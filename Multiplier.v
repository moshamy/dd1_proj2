==> flow/design.v <==
module Multiplier( 
  input [7:0] multiplicand,
  input [7:0] multiplier,
  input  start,
  input clk, 
  output reg [15:0] product,
  output reg done,
  output reg sign
  );
  wire [15:0] w1;  
  wire [7:0] w2;   
  wire [3:0] count;
  reg [3:0]  count;
  reg [7:0] plicand;
  reg [7:0] pliar;
  shift_left_register cand (.muliplicand({8'b0,plicand}), .load(start), .clk(clk), .q(w1));  
  shift_right_register plier (.multiplier(pliar), .load(start), .clk(clk), .q(w2));
  modulo_9_counter cnrt (.clk(clk), .rst(start), .en(~start) , .count(count));
  always @ (posedge clk) 
  begin 
    if (start) 
    begin 
    product = 16'b0;
    done = 1'b0;
    sign = multiplicand[7] ^ multiplier[7];
    if(multiplicand[7]) 
    begin
      plicand = ~multiplicand +1'b1;  
    end else
      plicand = multiplicand;
    if(multiplier[7])
    begin
      pliar = ~multiplier +1'b1;  
    end else
      pliar = multiplier;
    end else begin
      if(count == 4'd7) 
        done = 1'b1;
      product <= product + (w2[0]? w1 : 16'b0);
    end
  end
endmodule
module counter #(parameter x= 4, parameter n = 10)
(
    input clk, reset, en, output reg [x-1:0]count
);
always @(posedge clk, posedge reset) 
    begin
        if (reset == 1'b1)
            count <= 3'd0; 
        else if (en)
        begin
            if(count == n-1)
                count <= 3'd0; 
            else
                count <= count + 1'b1; 
        end
    end
endmodule
module modulo_9_counter
(
    input clk, rst, en, output [3:0]count
);
counter #(4,9) bc (.clk(clk), .reset(rst), .en(en), .count(count));
endmodule
module shift_left_register(
  input [15:0] muliplicand,
  input load,
  input clk,
  output reg [15:0] q
  );
always @(posedge clk) 
  begin 
    if(load)
      q <= muliplicand;
    else 
      q <= {q[14:0], 1'b0};
  end
endmodule
module shift_right_register(
  input [7:0] multiplier,
  input load,
  input clk,
  output reg [7:0] q
  );
always @(posedge clk)
  begin 
  if(load)
    q <= multiplier;
  else begin
    q <= {1'b0,q[7:1]};
  end 
end
endmodule
* Tool chain data of Multiplier *
Tool output for the design above, in the order of the flow.
Line numbers count from 1 in the design file above.
Library cell names are shortened.
A cell with - has no value.

inputs
  top module = Multiplier
  clock input = clk
  standard-cell library = sky130hd
  corner = tt_025C_1v80

* Word level *
Counts by Yosys on the flattened word-level netlist (proc, flatten, opt, wreduce; memories kept). Register bits leave out memories and registers merged into their read ports (data or address). Print and check cells are left out. Cells with the same type and inputs are merged into one.

operators by class
  add/subtract/negate cells = 4
  $mul = 0
  divide/modulo/power cells = 0
  magnitude comparators = 0
  equality and inequality tests = 2
  shifts and indexed selects = 0
  multiplexer cells = 6
  bitwise logic cells = 3
  reduce/logical cells = 0

operators by type and width
  cell                                    count
  two-way mux 7 bit                       3
  adder 16 bit                            1
  adder 8 x 1 -> 8 bit with constant B    2
  NOT 8 bit                               2
  two-way mux 16 bit                      1
  two-way mux 8 bit                       1
  adder 4 x 1 -> 4 bit with constant B    1
  == test 4 x 3 -> 1 bit with constant B  1
  == test 4 bit with constant B           1
  two-way mux 4 bit                       1
  bitwise XOR 1 bit                       1

bit counts
  register bits after elaboration = 62
  bits in latches = 0
  memory bits (writable) = 0
  memory bits (read-only) = 0
  word width x clocked read ports = 0
  memories kept = 0
  input port bits = 18
  output and inout port bits = 18
  word-level cells = 28

* Logic depth *
Longest topological path by Yosys (ltp), each cell counted once; first at word level (registers and memories cut), then after technology mapping (sequential cells cut; the memories' decode and read muxes count).

depth
  word-level depth = 3
  ABC_AREA = 0
  gate-level depth with buffers = 9
  mapped depth without buffers = 8

* After synthesis *
Source: synth_stat.txt of the flow (Yosys; design flattened, memories mapped). It holds for the ABC_AREA given above (unset counts as 0); a run with the other value may have another netlist.

cell types
  type      count  area in all (um2)
  dfxtp_1   41     820.787
  edfxtp_1  17     510.49
  ha_1      19     237.728
  mux2_2    15     168.912
  xnor2_1   14     122.618
  and2_1    18     112.608
  dfrtp_1   4      100.096
  o21ai_0   14     70.067
  nor2b_1   11     68.816
  a21oi_1   13     65.062
  xor2_1    7      61.309
  nor2_1    14     52.55
  nand2_1   13     48.797
  a21o_1    4      30.029
  inv_1     8      30.029
  a31oi_1   4      25.024
  nand2b_1  4      25.024
  or3_1     4      25.024

Not listed: further types 28, cells in them 52.

synthesis totals
  cells in the netlist = 276
  synthesis area = 2974.1 um2
  mapped flip-flops = 62
  buffers = 10

By module: a second synthesis without flattening, with its own total; a netlist apart from the flattened one above.

unflattened totals
  cells (unflattened synthesis) = 288
  area (unflattened synthesis) = 3195.6 um2

Rows give one instance, submodules left out.

by module
  module                times used  cells  area (um2)
  Multiplier            1           213    2133.3
  shift_left_register   1           34     561.8
  shift_right_register  1           17     284.0
  counter               1           24     216.5
  modulo_9_counter      1           0      0.0

* Timing after synthesis *
OpenSTA on the mapped netlist: ideal clock, no wires. The path of least setup slack (recovery checks aside). Input and output delay are each 20% of the period. Register names are those of the netlist, which keeps one name where synthesis merged equal registers.

timing post-synthesis
  path type = register to register
  start = reg plier.q[0]
  end = reg (name not given)
  period = 2.48 ns
  setup time = 0.120 ns
  time at the first pin = 0.000 ns
  arrival = 2.243 ns
  required time = 2.360 ns
  setup slack = 0.117 ns
  path delay = 2.363 ns
  driving pins on the path = 10
  buffers on the path = 1
  period reached after synthesis = 2.363 ns

"path delay" = arrival - input delay + setup time.
"driving pins on the path" counts driving pins, that of a launching flip-flop among them; a cell with two outputs on the path counts twice.
"period reached after synthesis" = period - worst setup slack (recovery checks aside). The figure is calculated, with input and output delays left at 20% of the set period.
The rows between start and end are the longest chain of elaborated cells between them; the timing report does not say that the signal goes this way. Where chains are equally long, one stands for them.
A line is the first line of the expression or statement that the cell stems from. Yosys adds cells for indexed reads and writes and turns some case tables into memories.

on the way, post-synthesis
  path through = dfxtp_1 clkbuf_1 and2_1 ha_1 fa_1 a21o_1 a221o_1 a31oi_4 nor4_1 a211o_1
  cells in the longest elaborated chain = 2
  elaborated cells between the ends (all ways) = 2
  RTL lines with such cells = 1
  those cells by class = 1 x add/sub; 1 x mux

ends and longest elaborated chain, post-synthesis
  item                RTL line  source
  start, declared     84        output reg [7:0] q
  start, assigned     89        q <= multiplier;
  start, assigned     91        q <= {1'b0,q[7:1]};
  two-way mux 16 bit  39
  adder 16 bit        39
  end, assigned       23
  end, assigned       39
  end, declared       6

* Worst path after layout *
From the final timing report of record 1: the path of least setup slack in the routed layout; clock arrival at registers is part of the times.

timing after layout
  path type = register to register
  start = reg plier.q[0]
  end = reg (name not given)
  period = 2.61 ns
  setup time = 0.11 ns
  time at the first pin = 0.33 ns
  arrival = 2.58 ns
  required time = 2.83 ns
  setup slack = 0.26 ns
  driving pins on the path = 9
  buffers on the path = 0

The rows between start and end are the longest chain of elaborated cells between them; the timing report does not say that the signal goes this way. Where chains are equally long, one stands for them.

on the way, after layout
  path through = dfxtp_1 and2_1 ha_1 fa_1 a21o_1 a221o_1 a31oi_4 nor4_1 a211o_1
  cells in the longest elaborated chain = 2
  elaborated cells between the ends (all ways) = 2
  RTL lines with such cells = 1
  those cells by class = 1 x add/sub; 1 x mux

ends and longest elaborated chain, after layout
  item                RTL line  source
  start, declared     84        output reg [7:0] q
  start, assigned     89        q <= multiplier;
  start, assigned     91        q <= {1'b0,q[7:1]};
  two-way mux 16 bit  39
  adder 16 bit        39
  end, assigned       23
  end, assigned       39
  end, declared       6

Design Multiplier on sky130hd. What follows are 2 stored runs of the flow, each under its own settings; their order means nothing. The constraints put input and output delay at 20% of the set period each and load the outputs with 0.01 pF.
"achieved clock period (ns)" means the clock period less the worst setup slack. The figure is calculated, with input and output delays left at 20% of the set period.
"worst setup path time (ns)": the worst setup path's part of the clock period (all of it between registers, 20% less for each end at a port) less its slack. A launch clock that arrives late makes it longer, a capture clock that arrives late makes it shorter.
"finish__power__total" rests on the timing tool's default activity at the inputs, not on a simulated workload.

settings of record 1
{
  "period_ns": 2.61,
  "CORE_UTILIZATION": 59,
  "SETUP_SLACK_MARGIN": -0.18,
  "PLACE_DENSITY_LB_ADDON": 0.25,
  "CELL_PAD_IN_SITES_DETAIL_PLACEMENT": 0,
  "TNS_END_PERCENT": 60,
  "GPL_TIMING_DRIVEN": 1,
  "GPL_ROUTABILITY_DRIVEN": 0,
  "CTS_CLUSTER_SIZE": 92,
  "CAP_MARGIN": 20,
  "CORE_MARGIN": 2,
  "SLEW_MARGIN": 20
}
report of record 1
yosys chip area after synthesis (um^2): 2974.1
finish__design__die__area: 5625.0
finish__design__instance__area__stdcell: 3617.2
finish__design__instance__utilization: 0.7558
finish__timing__setup__ws: 0.256
finish__timing__setup__tns: 0.000
finish__timing__hold__ws: 0.131
finish__power__total: 2.892e-03
achieved clock period (ns): 2.354
worst setup path time (ns): 2.35
worst setup path kind: register to register

settings of record 2
{
  "period_ns": 3.01,
  "CORE_UTILIZATION": 56,
  "SETUP_SLACK_MARGIN": -0.18,
  "PLACE_DENSITY_LB_ADDON": 0.11,
  "CORE_MARGIN": 4,
  "CELL_PAD_IN_SITES_DETAIL_PLACEMENT": 2,
  "ABC_AREA": 1,
  "GPL_TIMING_DRIVEN": 1,
  "GPL_ROUTABILITY_DRIVEN": 1,
  "CTS_CLUSTER_DIAMETER": 162,
  "CAP_MARGIN": 40,
  "SLEW_MARGIN": 20
}
report of record 2: did not finish, place, DPL-0033
